==> flow/design.v <==
module fifo_4x8 (
    input clk,
    input reset,
    input wr_en,            
    input rd_en,            
    input [7:0] data_in,    
    output reg [7:0] data_out,  
    output reg full,
    output reg empty
);
reg [7:0] mem [3:0];  
reg [1:0] wr_ptr, rd_ptr;
reg [2:0] count;      
always @(posedge clk or posedge reset) begin
    if (reset) begin
        wr_ptr <= 0;
        rd_ptr <= 0;
        count <= 0;
        full <= 0;
        empty <= 1;
        data_out <= 0;
    end else begin
        if (wr_en && !full) begin
            mem[wr_ptr] <= data_in;
            wr_ptr <= wr_ptr + 1;
            count <= count + 1;
        end
        if (rd_en && !empty) begin
            data_out <= mem[rd_ptr];
            rd_ptr <= rd_ptr + 1;
            count <= count - 1;
        end
        full <= (count == 4);
        empty <= (count == 0);
    end
end
endmodule
* Tool chain data of fifo_4x8
Tool output for the design above, in the order of the flow. Line numbers count from 1 in the design file above. Operators: Yosys type, input widths -> output width; for muxes data width and select width s. Cell names lack the library's common part. A cell with - has no value.
Design: top module fifo_4x8, clock clk, library sky130hd, library corner tt_025C_1v80

* Elaborated design
Counts by Yosys on the flattened word-level netlist (proc, flatten, opt, wreduce). Print and check cells are left out. Cells with the same type and inputs are merged into one.
Bit counts: flip-flop bits (word level) 49, bits of input ports 12, output and inout bits 10
Cells by class: add/sub/neg operators 4, equal/unequal tests 7, muxes and demuxes 3, bitwise gates (word level) 1, reductions and logical operators 12
Operators with widths (count):
- $pmux 8 s4 | 1
- $reduce_and 3->1 | 4
- $eq 2x2->1 const B | 4
- $mux 3 | 2
- $add 2x1->2 const B | 2
- $eq 2x1->1 const B | 2
- $logic_not 2->1 | 2
- $add 3x1->3 const B | 1
- $sub 3x1->3 const B | 1
- $eq 3x3->1 const B | 1
- $logic_not 3->1 | 1
- $logic_and 1x1->1 | 2
- $logic_not 1->1 | 2
- $reduce_bool 2->1 | 1
- $not 1->1 | 1

* Longest topological paths
Longest topological path by Yosys (ltp), each cell counted once; first at word level (registers and memories cut), then after technology mapping (sequential cells cut; the memories' decode and read muxes count).
Depth: word-level depth 4, ABC_AREA 0, gate-level depth with buffers 7

* Synthesis result
Source: synth_stat.txt of the flow (Yosys; design flattened, memories mapped). It holds for the ABC_AREA given above (unset counts as 0); a run with the other value may have another netlist. Totals and module areas in this step are rounded.
Cells by type (count):
- edfxtp_1 | 32
- dfrtp_1 | 16
- ha_1 | 8
- a21o_1 | 8
- a221oi_2 | 4
- a22oi_1 | 8
- inv_1 | 15
- a221oi_1 | 4
- xnor2_1 | 4
- buf_6 | 3
- a21oi_1 | 6
- dfstp_2 | 1
- and2_1 | 4
- mux2_2 | 2
- fa_1 | 1
- mux2i_1 | 2
- a21oi_2 | 2
- buf_8 | 1
Not listed: further types 9, cells in them 10.
Synthesis totals: cell count 131, cell area after synthesis 2042 um^2, flip-flop cells 49, buffers 7

* Path before layout
OpenSTA on the mapped netlist: ideal clock, no wires. The path of least setup slack (recovery checks aside). Input and output delay are each 20% of the period. Register names are those of the netlist, which keeps one name where synthesis merged equal registers.
Timing post-synthesis: kind register to register, from register empty, to register count[2], period 1.76 ns, setup time 0.123 ns, arrival time 1.449 ns, setup slack 0.188 ns, path delay 1.572 ns, stages on the path 7, synthesis period reached 1.572 ns
"path delay" = arrival - input delay + setup time. "stages on the path": output pins that drive a net of the path, with the launching flip-flop's if there is one; two outputs of one cell count as two. "synthesis period reached" = period - worst setup slack (recovery checks aside). The figure is calculated, with input and output delays left at 20% of the set period. The rows between start and end are the longest chain of elaborated cells between them; the timing report does not say that the signal goes this way. Where chains are equally long, one stands for them. A line is the first line of the expression or statement that the cell stems from. Yosys adds cells for indexed reads and writes and turns some case tables into memories. At most two assigning lines are given for a register; there are more.
Between the ends, post-synthesis: cells stage by stage dfstp_2 -> nand2b_4 -> buf_2 -> fa_1 -> nor3b_1 -> mux2i_1 -> xnor2_1, length of the longest elaborated chain 3, elaborated cells on any way between the ends 4, source lines of those cells 1
Ends and longest elaborated chain, post-synthesis:
- start, declared | RTL line 9 | output reg empty
- start, assigned | RTL line 20 | empty <= 1;
- start, assigned | RTL line 34 | empty <= (count == 0);
- $logic_not 1->1 | RTL line 28 | if (rd_en && !empty) begin
- $logic_and 1x1->1 | RTL line 28
- $mux 3 | RTL line 28
- end, assigned | RTL line 26 | count <= count + 1;
- end, assigned | RTL line 31 | count <= count - 1;
- end, declared | RTL line 13 | reg [2:0] count;

* Worst path after layout
From the final timing report of flow run 1: the path of least setup slack in the routed layout; clock arrival at registers is part of the times.
Timing after layout: kind input to register, from input rd_en, to register count[2], period 3.22 ns, setup time 0.11 ns, arrival time 2.22 ns, setup slack 1.19 ns, stages on the path 6
The rows between start and end are the longest chain of elaborated cells between them; the timing report does not say that the signal goes this way. Where chains are equally long, one stands for them. At most two assigning lines are given for a register; there are more.
Between the ends, after layout: cells stage by stage clkdlybuf4s50_1 -> nand2b_4 -> fa_1 -> nor3b_1 -> mux2i_1 -> xnor2_1, length of the longest elaborated chain 2, elaborated cells on any way between the ends 3, source lines of those cells 1
Ends and longest elaborated chain, after layout:
- start, declared | RTL line 5 | input rd_en,
- $logic_and 1x1->1 | RTL line 28 | if (rd_en && !empty) begin
- $mux 3 | RTL line 28
- end, assigned | RTL line 26 | count <= count + 1;
- end, assigned | RTL line 31 | count <= count - 1;
- end, declared | RTL line 13 | reg [2:0] count;

Hand-over note for fifo_4x8

Module fifo_4x8, platform sky130hd: 2 stored runs of the flow (Yosys, OpenROAD) with differing settings, in no particular order. Input and output delays are each 20% of the period that was set; the output load is 0.01 pF.
"period achieved": clock period set for the run, less the worst setup slack. It is reckoned from that one timing run; input and output delays stay at 20% of the period that was set.
"critical path time" is the time allowed to the run's worst setup path (the clock period less input and output delay, where it has them) less its slack. Clock arrival times count: a late capture clock shortens it, a late launch clock lengthens it.
"power" rests on the timing tool's default activity at the inputs, not on a simulated workload.
Values from the reports are rounded here.

[flow run 1] flow files
==> flow/run.sh <==
#!/bin/bash
# the make line also repeats the synthesis and layout settings of config.mk as NAME=value (left out here)
make -C /OpenROAD-flow-scripts/flow DESIGN_CONFIG=/design/flow/config.mk WORK_HOME=/design/flow/orfs CLKGATE_MAP_FILE= finish
==> flow/config.mk <==
export PLATFORM = sky130hd
export DESIGN_NAME = fifo_4x8
export DESIGN_NICKNAME = fifo_4x8
export VERILOG_FILES = /design/flow/design.v
export SDC_FILE = /design/flow/constraint.sdc
export NUM_CORES = 4
export LEC_CHECK = 0
export CAP_MARGIN = 20
export CELL_PAD_IN_SITES_DETAIL_PLACEMENT = 0
export CORE_ASPECT_RATIO = 1.17
export CORE_MARGIN = 2
export CORE_UTILIZATION = 26
export CTS_CLUSTER_SIZE = 48
export PLACE_DENSITY_LB_ADDON = 0.24
export SETUP_SLACK_MARGIN = 0.19
export SLEW_MARGIN = 15
export TNS_END_PERCENT = 100
==> flow/constraint.sdc <==
create_clock -name core_clock -period 3.22 [get_ports {clk}]
set_input_delay 0.6440 -clock core_clock [delete_from_list [all_inputs] [get_ports {clk}]]
set_output_delay 0.6440 -clock core_clock [all_outputs]
set_load 0.01 [all_outputs]

[flow run 1] result: power 2.036 mW; period achieved 2.030 ns; critical path time 1.39 ns; worst path kind input to register; total negative slack on setup checks 0.000 ns; area inside the die boundary 8,581 um^2; worst setup slack after layout 1.190 ns; final worst hold slack 0.393 ns; post-layout utilization 0.319; standard-cell area after routing 2,405 um^2; netlist area reported by Yosys 2,042 um^2

[flow run 2] flow files
==> flow/run.sh <==
#!/bin/bash
# the make line also repeats the synthesis and layout settings of config.mk as NAME=value (left out here)
make -C /OpenROAD-flow-scripts/flow DESIGN_CONFIG=/design/flow/config.mk WORK_HOME=/design/flow/orfs CLKGATE_MAP_FILE= finish
==> flow/config.mk <==
export PLATFORM = sky130hd
export DESIGN_NAME = fifo_4x8
export DESIGN_NICKNAME = fifo_4x8
export VERILOG_FILES = /design/flow/design.v
export SDC_FILE = /design/flow/constraint.sdc
export NUM_CORES = 4
export LEC_CHECK = 0
export ABC_AREA = 1
export CAP_MARGIN = 20
export CELL_PAD_IN_SITES_GLOBAL_PLACEMENT = 0
export CORE_MARGIN = 7
export CORE_UTILIZATION = 24
export GPL_TIMING_DRIVEN = 0
export MAX_ROUTING_LAYER = met5
export MIN_ROUTING_LAYER = met2
export PLACE_DENSITY_LB_ADDON = 0.27
export SLEW_MARGIN = 20
==> flow/constraint.sdc <==
create_clock -name core_clock -period 1.62 [get_ports {clk}]
set_input_delay 0.3240 -clock core_clock [delete_from_list [all_inputs] [get_ports {clk}]]
set_output_delay 0.3240 -clock core_clock [all_outputs]
set_load 0.01 [all_outputs]

[flow run 2] result: power 4.218 mW; period achieved 1.557 ns; critical path time 1.23 ns; worst path kind register to output; total negative slack on setup checks 0.000 ns; area inside the die boundary 11,320 um^2; worst setup slack after layout 0.063 ns; final worst hold slack 0.439 ns; post-layout utilization 0.317; standard-cell area after routing 2,619 um^2; netlist area reported by Yosys 2,049 um^2

End of note.
